==> flow/design.v <==
module ddr5_phy_crc_check
    # (parameter pDRAM_SIZE = 4 )   
(
	input 					clk_i ,                 
	input 					rst_n_i ,               
	input 					crc_en_i ,              
	input 					pre_rddata_valid_i ,    
  	input [2*pDRAM_SIZE-1: 0] dfi_rddata_i ,        
  	output reg           	 dfi_alert_n_o              
);
    wire [2*pDRAM_SIZE-1: 0]	 crc_calculated;    
    reg  [3:0]                   cycle_cnt;                         
    reg                          calculating;                      
    ddr5_phy_crc_gen #(.pDRAM_SIZE(pDRAM_SIZE)) crc_gen (
        .clk_i(clk_i),
        .rst_n_i(rst_n_i),
        .crc_en_i(crc_en_i),
        .crc_in_data_i (dfi_rddata_i),
        .crc_code_o(crc_calculated)
    );
    always  @(posedge clk_i or negedge rst_n_i) begin
        if(!rst_n_i)  begin                     
            cycle_cnt     <= 4'd0;
            calculating   <= 1'b0;
            dfi_alert_n_o <= 1'b1;               
        end
        else begin
            dfi_alert_n_o <= 1'b1;              
            if (pre_rddata_valid_i && !calculating) begin       
                calculating <= 1'b1;
                cycle_cnt   <= 4'b1;
            end
            else if (calculating) begin
                if (cycle_cnt < 4'd8) begin
                    cycle_cnt <= cycle_cnt + 1'b1;
                end else begin
                    cycle_cnt      <= 4'd0;
                    calculating    <= 1'b0;
                end
            end   
            if (calculating && cycle_cnt == 4'd8) begin
                if (dfi_rddata_i != crc_calculated)           
                    dfi_alert_n_o <= 1'b0;                     
            end
        end
    end
endmodule
module ddr5_phy_crc_gen 
    # (parameter pDRAM_SIZE = 4 )   
(
	input 					clk_i ,          
	input 					rst_n_i ,          
	input 					crc_en_i ,       
  	input  [2*pDRAM_SIZE-1: 0]	 crc_in_data_i ,  
  	output  [2*pDRAM_SIZE-1: 0]	 crc_code_o        
);
    genvar i ;
    generate
        for ( i=0 ; i< 2*pDRAM_SIZE ; i = i+8 )
	    begin
        ddr5_phy_crc_x4 crc_x4_U (
            .clk_i(clk_i),
            .rst_n_i(rst_n_i),
            .crc_en_i(crc_en_i),
            .crc_in_data_i (crc_in_data_i[i+7 : i]),
            .crc_code_o(crc_code_o[i+7 : i])
        );
	    end
  endgenerate
endmodule
module ddr5_phy_crc_x4 (
  	input 			clk_i ,          
	input 			rst_n_i ,          
  	input 			crc_en_i ,       
	input [7: 0]  crc_in_data_i ,    
  	output  [7: 0]	crc_code_o       
);
reg [7:0]  data_register;    
reg	[3:0]  counter;          
always @(posedge clk_i or negedge rst_n_i)
    begin  
	if(!rst_n_i) begin   
		data_register <= 8'b0  ;
		counter       <= 3'b0  ;
	end
	else if(crc_en_i) begin
		counter <= counter + 1 ;   
		case (counter)
	    4'b0000 : begin       
			data_register[0] <= crc_in_data_i[0] ^ crc_in_data_i[6] ^ crc_in_data_i[7];
			data_register[1] <= crc_in_data_i[0] ^ crc_in_data_i[1] ^ crc_in_data_i[6];
			data_register[2] <= crc_in_data_i[0] ^ crc_in_data_i[1] ^ crc_in_data_i[2] ^ crc_in_data_i[6];
		    data_register[3] <= crc_in_data_i[1] ^ crc_in_data_i[2] ^ crc_in_data_i[3] ^ crc_in_data_i[7];
			data_register[4] <= crc_in_data_i[2] ^ crc_in_data_i[3] ^ crc_in_data_i[4];
			data_register[5] <= crc_in_data_i[3] ^ crc_in_data_i[4] ^ crc_in_data_i[5];
			data_register[6] <= crc_in_data_i[4] ^ crc_in_data_i[5] ^ crc_in_data_i[6];
		    data_register[7] <= crc_in_data_i[5] ^ crc_in_data_i[6] ^ crc_in_data_i[7];
		end
	    4'b0001 :  begin      
            data_register[0] <= data_register[0] ^ data_register[6] ^ data_register[7] ^ crc_in_data_i[0] ^ crc_in_data_i[6] ^ crc_in_data_i[7];
			data_register[1] <= data_register[0] ^ data_register[1] ^ data_register[6] ^ crc_in_data_i[0] ^ crc_in_data_i[1] ^ crc_in_data_i[6];
			data_register[2] <= data_register[0] ^ data_register[1] ^ data_register[2] ^ data_register[6] ^ crc_in_data_i[0] ^ crc_in_data_i[1] ^ crc_in_data_i[2] ^ crc_in_data_i[6];
			data_register[3] <= data_register[1] ^ data_register[2] ^ data_register[3] ^ data_register[7] ^ crc_in_data_i[1] ^ crc_in_data_i[2] ^ crc_in_data_i[3] ^ crc_in_data_i[7];
			data_register[4] <= data_register[2] ^ data_register[3] ^ data_register[4] ^ crc_in_data_i[2] ^ crc_in_data_i[3] ^ crc_in_data_i[4];
			data_register[5] <= data_register[3] ^ data_register[4] ^ data_register[5] ^ crc_in_data_i[3] ^ crc_in_data_i[4] ^ crc_in_data_i[5];
			data_register[6] <= data_register[4] ^ data_register[5] ^ data_register[6] ^ crc_in_data_i[4] ^ crc_in_data_i[5] ^ crc_in_data_i[6];
			data_register[7] <= data_register[5] ^ data_register[6] ^ data_register[7] ^ crc_in_data_i[5] ^ crc_in_data_i[6] ^ crc_in_data_i[7];
        end
	    4'b0010 : begin       
            data_register[0] <= data_register[0] ^ data_register[6] ^ data_register[7] ^ crc_in_data_i[0] ^ crc_in_data_i[6] ^ crc_in_data_i[7];
			data_register[1] <= data_register[0] ^ data_register[1] ^ data_register[6] ^ crc_in_data_i[0] ^ crc_in_data_i[1] ^ crc_in_data_i[6];
			data_register[2] <= data_register[0] ^ data_register[1] ^ data_register[2] ^ data_register[6] ^ crc_in_data_i[0] ^ crc_in_data_i[1] ^ crc_in_data_i[2] ^ crc_in_data_i[6];
			data_register[3] <= data_register[1] ^ data_register[2] ^ data_register[3] ^ data_register[7] ^ crc_in_data_i[1] ^ crc_in_data_i[2] ^ crc_in_data_i[3] ^ crc_in_data_i[7];
			data_register[4] <= data_register[2] ^ data_register[3] ^ data_register[4] ^ crc_in_data_i[2] ^ crc_in_data_i[3] ^ crc_in_data_i[4];
			data_register[5] <= data_register[3] ^ data_register[4] ^ data_register[5] ^ crc_in_data_i[3] ^ crc_in_data_i[4] ^ crc_in_data_i[5];
			data_register[6] <= data_register[4] ^ data_register[5] ^ data_register[6] ^ crc_in_data_i[4] ^ crc_in_data_i[5] ^ crc_in_data_i[6];
			data_register[7] <= data_register[5] ^ data_register[6] ^ data_register[7] ^ crc_in_data_i[5] ^ crc_in_data_i[6] ^ crc_in_data_i[7];
        end
	    4'b0011 : begin    	  
            data_register[0] <= data_register[0] ^ data_register[6] ^ data_register[7] ^ crc_in_data_i[0] ^ crc_in_data_i[6] ^ crc_in_data_i[7];
			data_register[1] <= data_register[0] ^ data_register[1] ^ data_register[6] ^ crc_in_data_i[0] ^ crc_in_data_i[1] ^ crc_in_data_i[6];
			data_register[2] <= data_register[0] ^ data_register[1] ^ data_register[2] ^ data_register[6] ^ crc_in_data_i[0] ^ crc_in_data_i[1] ^ crc_in_data_i[2] ^ crc_in_data_i[6];
			data_register[3] <= data_register[1] ^ data_register[2] ^ data_register[3] ^ data_register[7] ^ crc_in_data_i[1] ^ crc_in_data_i[2] ^ crc_in_data_i[3] ^ crc_in_data_i[7];
			data_register[4] <= data_register[2] ^ data_register[3] ^ data_register[4] ^ crc_in_data_i[2] ^ crc_in_data_i[3] ^ crc_in_data_i[4];
			data_register[5] <= data_register[3] ^ data_register[4] ^ data_register[5] ^ crc_in_data_i[3] ^ crc_in_data_i[4] ^ crc_in_data_i[5];
			data_register[6] <= data_register[4] ^ data_register[5] ^ data_register[6] ^ crc_in_data_i[4] ^ crc_in_data_i[5] ^ crc_in_data_i[6];
			data_register[7] <= data_register[5] ^ data_register[6] ^ data_register[7] ^ crc_in_data_i[5] ^ crc_in_data_i[6] ^ crc_in_data_i[7];
        end
	    4'b0100 : begin       
            data_register[0] <= data_register[0] ^ data_register[6] ^ data_register[7] ^ crc_in_data_i[0] ^ crc_in_data_i[6] ^ crc_in_data_i[7];
			data_register[1] <= data_register[0] ^ data_register[1] ^ data_register[6] ^ crc_in_data_i[0] ^ crc_in_data_i[1] ^ crc_in_data_i[6];
			data_register[2] <= data_register[0] ^ data_register[1] ^ data_register[2] ^ data_register[6] ^ crc_in_data_i[0] ^ crc_in_data_i[1] ^ crc_in_data_i[2] ^ crc_in_data_i[6];
			data_register[3] <= data_register[1] ^ data_register[2] ^ data_register[3] ^ data_register[7] ^ crc_in_data_i[1] ^ crc_in_data_i[2] ^ crc_in_data_i[3] ^ crc_in_data_i[7];
			data_register[4] <= data_register[2] ^ data_register[3] ^ data_register[4] ^ crc_in_data_i[2] ^ crc_in_data_i[3] ^ crc_in_data_i[4];
			data_register[5] <= data_register[3] ^ data_register[4] ^ data_register[5] ^ crc_in_data_i[3] ^ crc_in_data_i[4] ^ crc_in_data_i[5];
			data_register[6] <= data_register[4] ^ data_register[5] ^ data_register[6] ^ crc_in_data_i[4] ^ crc_in_data_i[5] ^ crc_in_data_i[6];
			data_register[7] <= data_register[5] ^ data_register[6] ^ data_register[7] ^ crc_in_data_i[5] ^ crc_in_data_i[6] ^ crc_in_data_i[7];
        end
        4'b0101 : begin       
            data_register[0] <= data_register[0] ^ data_register[6] ^ data_register[7] ^ crc_in_data_i[0] ^ crc_in_data_i[6] ^ crc_in_data_i[7];
			data_register[1] <= data_register[0] ^ data_register[1] ^ data_register[6] ^ crc_in_data_i[0] ^ crc_in_data_i[1] ^ crc_in_data_i[6];
			data_register[2] <= data_register[0] ^ data_register[1] ^ data_register[2] ^ data_register[6] ^ crc_in_data_i[0] ^ crc_in_data_i[1] ^ crc_in_data_i[2] ^ crc_in_data_i[6];
			data_register[3] <= data_register[1] ^ data_register[2] ^ data_register[3] ^ data_register[7] ^ crc_in_data_i[1] ^ crc_in_data_i[2] ^ crc_in_data_i[3] ^ crc_in_data_i[7];
			data_register[4] <= data_register[2] ^ data_register[3] ^ data_register[4] ^ crc_in_data_i[2] ^ crc_in_data_i[3] ^ crc_in_data_i[4];
			data_register[5] <= data_register[3] ^ data_register[4] ^ data_register[5] ^ crc_in_data_i[3] ^ crc_in_data_i[4] ^ crc_in_data_i[5];
			data_register[6] <= data_register[4] ^ data_register[5] ^ data_register[6] ^ crc_in_data_i[4] ^ crc_in_data_i[5] ^ crc_in_data_i[6];
			data_register[7] <= data_register[5] ^ data_register[6] ^ data_register[7] ^ crc_in_data_i[5] ^ crc_in_data_i[6] ^ crc_in_data_i[7];
        end
	    4'b0110 : begin       
            data_register[0] <= data_register[0] ^ data_register[6] ^ data_register[7] ^ crc_in_data_i[0] ^ crc_in_data_i[6] ^ crc_in_data_i[7];
			data_register[1] <= data_register[0] ^ data_register[1] ^ data_register[6] ^ crc_in_data_i[0] ^ crc_in_data_i[1] ^ crc_in_data_i[6];
			data_register[2] <= data_register[0] ^ data_register[1] ^ data_register[2] ^ data_register[6] ^ crc_in_data_i[0] ^ crc_in_data_i[1] ^ crc_in_data_i[2] ^ crc_in_data_i[6];
			data_register[3] <= data_register[1] ^ data_register[2] ^ data_register[3] ^ data_register[7] ^ crc_in_data_i[1] ^ crc_in_data_i[2] ^ crc_in_data_i[3] ^ crc_in_data_i[7];
			data_register[4] <= data_register[2] ^ data_register[3] ^ data_register[4] ^ crc_in_data_i[2] ^ crc_in_data_i[3] ^ crc_in_data_i[4];
			data_register[5] <= data_register[3] ^ data_register[4] ^ data_register[5] ^ crc_in_data_i[3] ^ crc_in_data_i[4] ^ crc_in_data_i[5];
			data_register[6] <= data_register[4] ^ data_register[5] ^ data_register[6] ^ crc_in_data_i[4] ^ crc_in_data_i[5] ^ crc_in_data_i[6];
			data_register[7] <= data_register[5] ^ data_register[6] ^ data_register[7] ^ crc_in_data_i[5] ^ crc_in_data_i[6] ^ crc_in_data_i[7];
        end
	    4'b0111 : begin       
            data_register[0] <= data_register[0] ^ data_register[6] ^ data_register[7] ^ crc_in_data_i[0] ^ crc_in_data_i[6] ^ crc_in_data_i[7];
			data_register[1] <= data_register[0] ^ data_register[1] ^ data_register[6] ^ crc_in_data_i[0] ^ crc_in_data_i[1] ^ crc_in_data_i[6];
			data_register[2] <= data_register[0] ^ data_register[1] ^ data_register[2] ^ data_register[6] ^ crc_in_data_i[0] ^ crc_in_data_i[1] ^ crc_in_data_i[2] ^ crc_in_data_i[6];
			data_register[3] <= data_register[1] ^ data_register[2] ^ data_register[3] ^ data_register[7] ^ crc_in_data_i[1] ^ crc_in_data_i[2] ^ crc_in_data_i[3] ^ crc_in_data_i[7];
			data_register[4] <= data_register[2] ^ data_register[3] ^ data_register[4] ^ crc_in_data_i[2] ^ crc_in_data_i[3] ^ crc_in_data_i[4];
			data_register[5] <= data_register[3] ^ data_register[4] ^ data_register[5] ^ crc_in_data_i[3] ^ crc_in_data_i[4] ^ crc_in_data_i[5];
			data_register[6] <= data_register[4] ^ data_register[5] ^ data_register[6] ^ crc_in_data_i[4] ^ crc_in_data_i[5] ^ crc_in_data_i[6];
			data_register[7] <= data_register[5] ^ data_register[6] ^ data_register[7] ^ crc_in_data_i[5] ^ crc_in_data_i[6] ^ crc_in_data_i[7];
        end
	    4'b1000 :  counter <= 4'b0; 
		endcase
	end
end
assign crc_code_o = (counter == 4'b1000)? data_register : 8'b0000; 
endmodule  
# Step by step through the tools: ddr5_phy_crc_check
# Tool output for the design above, in the order of the flow.
# Line numbers count from 1 in the design file above.
# Library cell names are shortened.
# A cell with -- has no value.
# design
top_module	ddr5_phy_crc_check
clk_port	clk_i
cell_library	sky130hd
lib_corner	tt_025C_1v80

# Word level
# Counts by Yosys on the flattened word-level netlist (proc, flatten, opt, wreduce; memories kept). Register bits leave out memories and registers merged into their read ports (data or address). Print and check cells are left out. Cells with the same type and inputs are merged into one.
# word_totals
register_bits	18
out_inout_bits	1
# classes
add_sub_neg	2
n_cmp	1
eq_ne	10
muxes	18
logic	60
n_reduce_logical	8
# op_table
cell	n
bitwise XOR 1 bit	60
equality test 4 x 3 -> 1 bit with constant B	4
two-way mux 4 bit	4
parallel mux 1 bit (select 2 bit)	8
adder 4 x 1 -> 4 bit with constant B	2
equality test 4 x 2 -> 1 bit with constant B	2
equality test 4 bit with constant B	2
inequality test 8 bit	1
two-way mux 8 bit	1
OR reduction 7 bit	1
two-way mux 1 bit	5
nonzero test 2 bit	2
equality test 4 x 1 -> 1 bit with constant B	1
< comparator 4 bit with constant B	1
zero test 4 bit	1
logical AND 1 bit	2
AND reduction 2 bit	1
zero test 1 bit	1

# Depth
# Longest topological path by Yosys (ltp), each cell counted once; first at word level (registers and memories cut), then after technology mapping (sequential cells cut; the memories' decode and read muxes count).
# logic_depth
ltp_word	8
ABC_AREA	0
depth_mapped	8
mapped_depth_nobuf	7

# After synthesis
# Yosys stat after the flow's synthesis: flattened, memories mapped to cells. It holds for the ABC_AREA given above (unset counts as 0); a run with the other value may have another netlist.
# The area totals of this step are shown rounded.
# synth_totals
cell_count	178
area_mm2	0.00151
ffs	18
# by_type
cell_type	n	type_area_um2
dfrtp_1	17	425.408
xnor2_1	19	166.41
xor2_1	13	113.859
ha_1	6	75.072
o21ai_0	14	70.067
nand2_1	16	60.058
a21oi_1	9	45.043
a31oi_1	6	37.536
nand3_1	7	35.034
xor2_2	2	32.531
nand4_1	5	31.28
buf_2	6	30.029
inv_1	8	30.029
nand3b_1	4	30.029
dfstp_2	1	26.275
nand2b_1	4	25.024
o22ai_1	4	25.024
a211oi_1	3	22.522
# Other cell types: 20; their cells: 34.
# By module: a second synthesis without flattening, with its own total; a netlist apart from the flattened one above.
# unflattened
hier_cells	187
hier_area_mm2	0.00158
# Rows give one instance, submodules left out.
# modules
module	n_inst	n_cells	area_mm2
ddr5_phy_crc_x4	1	151	0.00121
ddr5_phy_crc_check	1	36	0.000364
ddr5_phy_crc_gen (pDRAM_SIZE=4)	1	0	0

# Path before layout
# Source: OpenSTA report_checks on the synthesized netlist (no wires, ideal clock, input and output delay 20% of the period each), path of least setup slack; recovery checks are left aside. Register names are those of the netlist, which keeps one name where synthesis merged equal registers.
# synth_path
path_type	flip-flop to flip-flop
startpoint	reg crc_gen.genblk1[0].crc_x4_U.counter[0]
endpoint	reg crc_gen.genblk1[0].crc_x4_U.data_register[5]
clock_period_ns	2.08
setup_ns	0.131
t_first_pin_ns	0.000
t_arrival_ns	1.559
setup_slack_ns	0.390
delay_ns	1.690
driving_pins	9
path_buffers	1
synth_period_reached_ns	1.69
# "delay_ns" = arrival - input delay + setup time.
# "driving_pins": output pins that drive a net of the path, with the launching flip-flop's if there is one; two outputs of one cell count as two.
# "synth_period_reached_ns" = period - worst setup slack (recovery checks aside). The figure is calculated, with input and output delays left at 20% of the set period.
# The rows between start and end are the longest chain of elaborated cells between them; the timing report does not say that the signal goes this way. Where chains are equally long, one stands for them.
# A line is the first line of the expression or statement that the cell stems from. Yosys adds cells for indexed reads and writes and turns some case tables into memories.
# A register here has more assigning lines than the two given.
# synth_via
path_cell_list	dfrtp_1 > inv_1 > ha_1 > nand2_1 > a21oi_1 > buf_2 > nand4_1 > a21oi_1 > a211oi_1
elab_chain_len	4
# synth_rtl
element	line_no	text
start, declared	79	reg [3:0] counter;
start, assigned	84	counter <= 3'b0 ;
start, assigned	87	counter <= counter + 1 ;
equality test 4 x 3 -> 1 bit	88	case (counter)
OR reduction 7 bit	--
nonzero test 2 bit	--
AND reduction 2 bit	--
end, assigned	95	data_register[5] <= crc_in_data_i[3] ^ crc_in_data_i[4] ^ crc_in_data_i[5];
end, assigned	105	data_register[5] <= data_register[3] ^ data_register[4] ^ data_register[5] ^ crc_in_data_i[3] ^ crc_in_data_i[ ...
end, declared	78	reg [7:0]  data_register;

# Path in the finished layout
# Path of least setup slack in the final report of run 1 (OpenROAD, finished layout, wires in). Where an end is a register, its clock arrival counts in the times.
# layout_path
path_type	flip-flop to flip-flop
startpoint	reg crc_gen.genblk1[0].crc_x4_U.counter[1]
endpoint	reg crc_gen.genblk1[0].crc_x4_U.data_register[7]
clock_period_ns	1.31
setup_ns	0.09
t_first_pin_ns	0.25
t_arrival_ns	1.86
setup_slack_ns	-0.39
driving_pins	9
path_buffers	1
# The rows between start and end are the longest chain of elaborated cells between them; the timing report does not say that the signal goes this way. Where chains are equally long, one stands for them.
# A register here has more assigning lines than the two given.
# layout_via
path_cell_list	dfrtp_2 > inv_4 > ha_4 > nor3_4 > a21boi_2 > buf_12 > nand2_4 > o22ai_1 > a211oi_1
elab_chain_len	4
# layout_rtl
element	line_no	text
start, declared	79	reg [3:0] counter;
start, assigned	84	counter <= 3'b0 ;
start, assigned	87	counter <= counter + 1 ;
equality test 4 x 3 -> 1 bit	88	case (counter)
OR reduction 7 bit	--
nonzero test 2 bit	--
AND reduction 2 bit	--
end, assigned	97	data_register[7] <= crc_in_data_i[5] ^ crc_in_data_i[6] ^ crc_in_data_i[7];
end, assigned	107	data_register[7] <= data_register[5] ^ data_register[6] ^ data_register[7] ^ crc_in_data_i[5] ^ crc_in_data_i[ ...
end, declared	78	reg [7:0]  data_register;

# Settings and measured results of 2 stored flow runs for module ddr5_phy_crc_check (sky130hd), not sorted in any way. The constraints put input and output delay at 20% of the set period each and load the outputs with 0.01 pF.
# "period_less_ws_ns" = clock period - worst setup slack. The figure is calculated, with input and output delays left at 20% of the set period.
# "worst_setup_path_time_ns" is the time allowed to the run's worst setup path (the clock period less input and output delay, where it has them) less its slack. Clock arrival times count: a late capture clock shortens it, a late launch clock lengthens it.
# "power_total_uw": no workload was simulated; the value follows from the tool's default switching activity.
# Measured values are rounded.
# Settings: n/a = not set for that run.
setting or result,run 1,run 2
period_ns,1.31,1.55
CAP_MARGIN,20,40
CORE_MARGIN,2,4
CORE_UTILIZATION,40,46
SLEW_MARGIN,20,5
SETUP_SLACK_MARGIN,n/a,0.32
PLACE_DENSITY_LB_ADDON,n/a,0.25
CORE_ASPECT_RATIO,n/a,0.79
GPL_ROUTABILITY_DRIVEN,n/a,1
CTS_CLUSTER_SIZE,n/a,41
MIN_ROUTING_LAYER,n/a,met1
MAX_ROUTING_LAYER,n/a,met4
ys_area_mm2,0.00151,0.00151
die_footprint_mm2,0.00428,0.00427
stdcell_area_mm2,0.00223,0.00214
util_pct,61.4,68.4
ws_setup_ns,-0.386,-0.158
timing.setup.tns_ns,-3.08,-0.908
power_total_uw,5160,4070
period_less_ws_ns,1.696,1.708
worst_setup_path_time_ns,1.70,1.71
critical_path_type,flip-flop to flip-flop,flip-flop to flip-flop
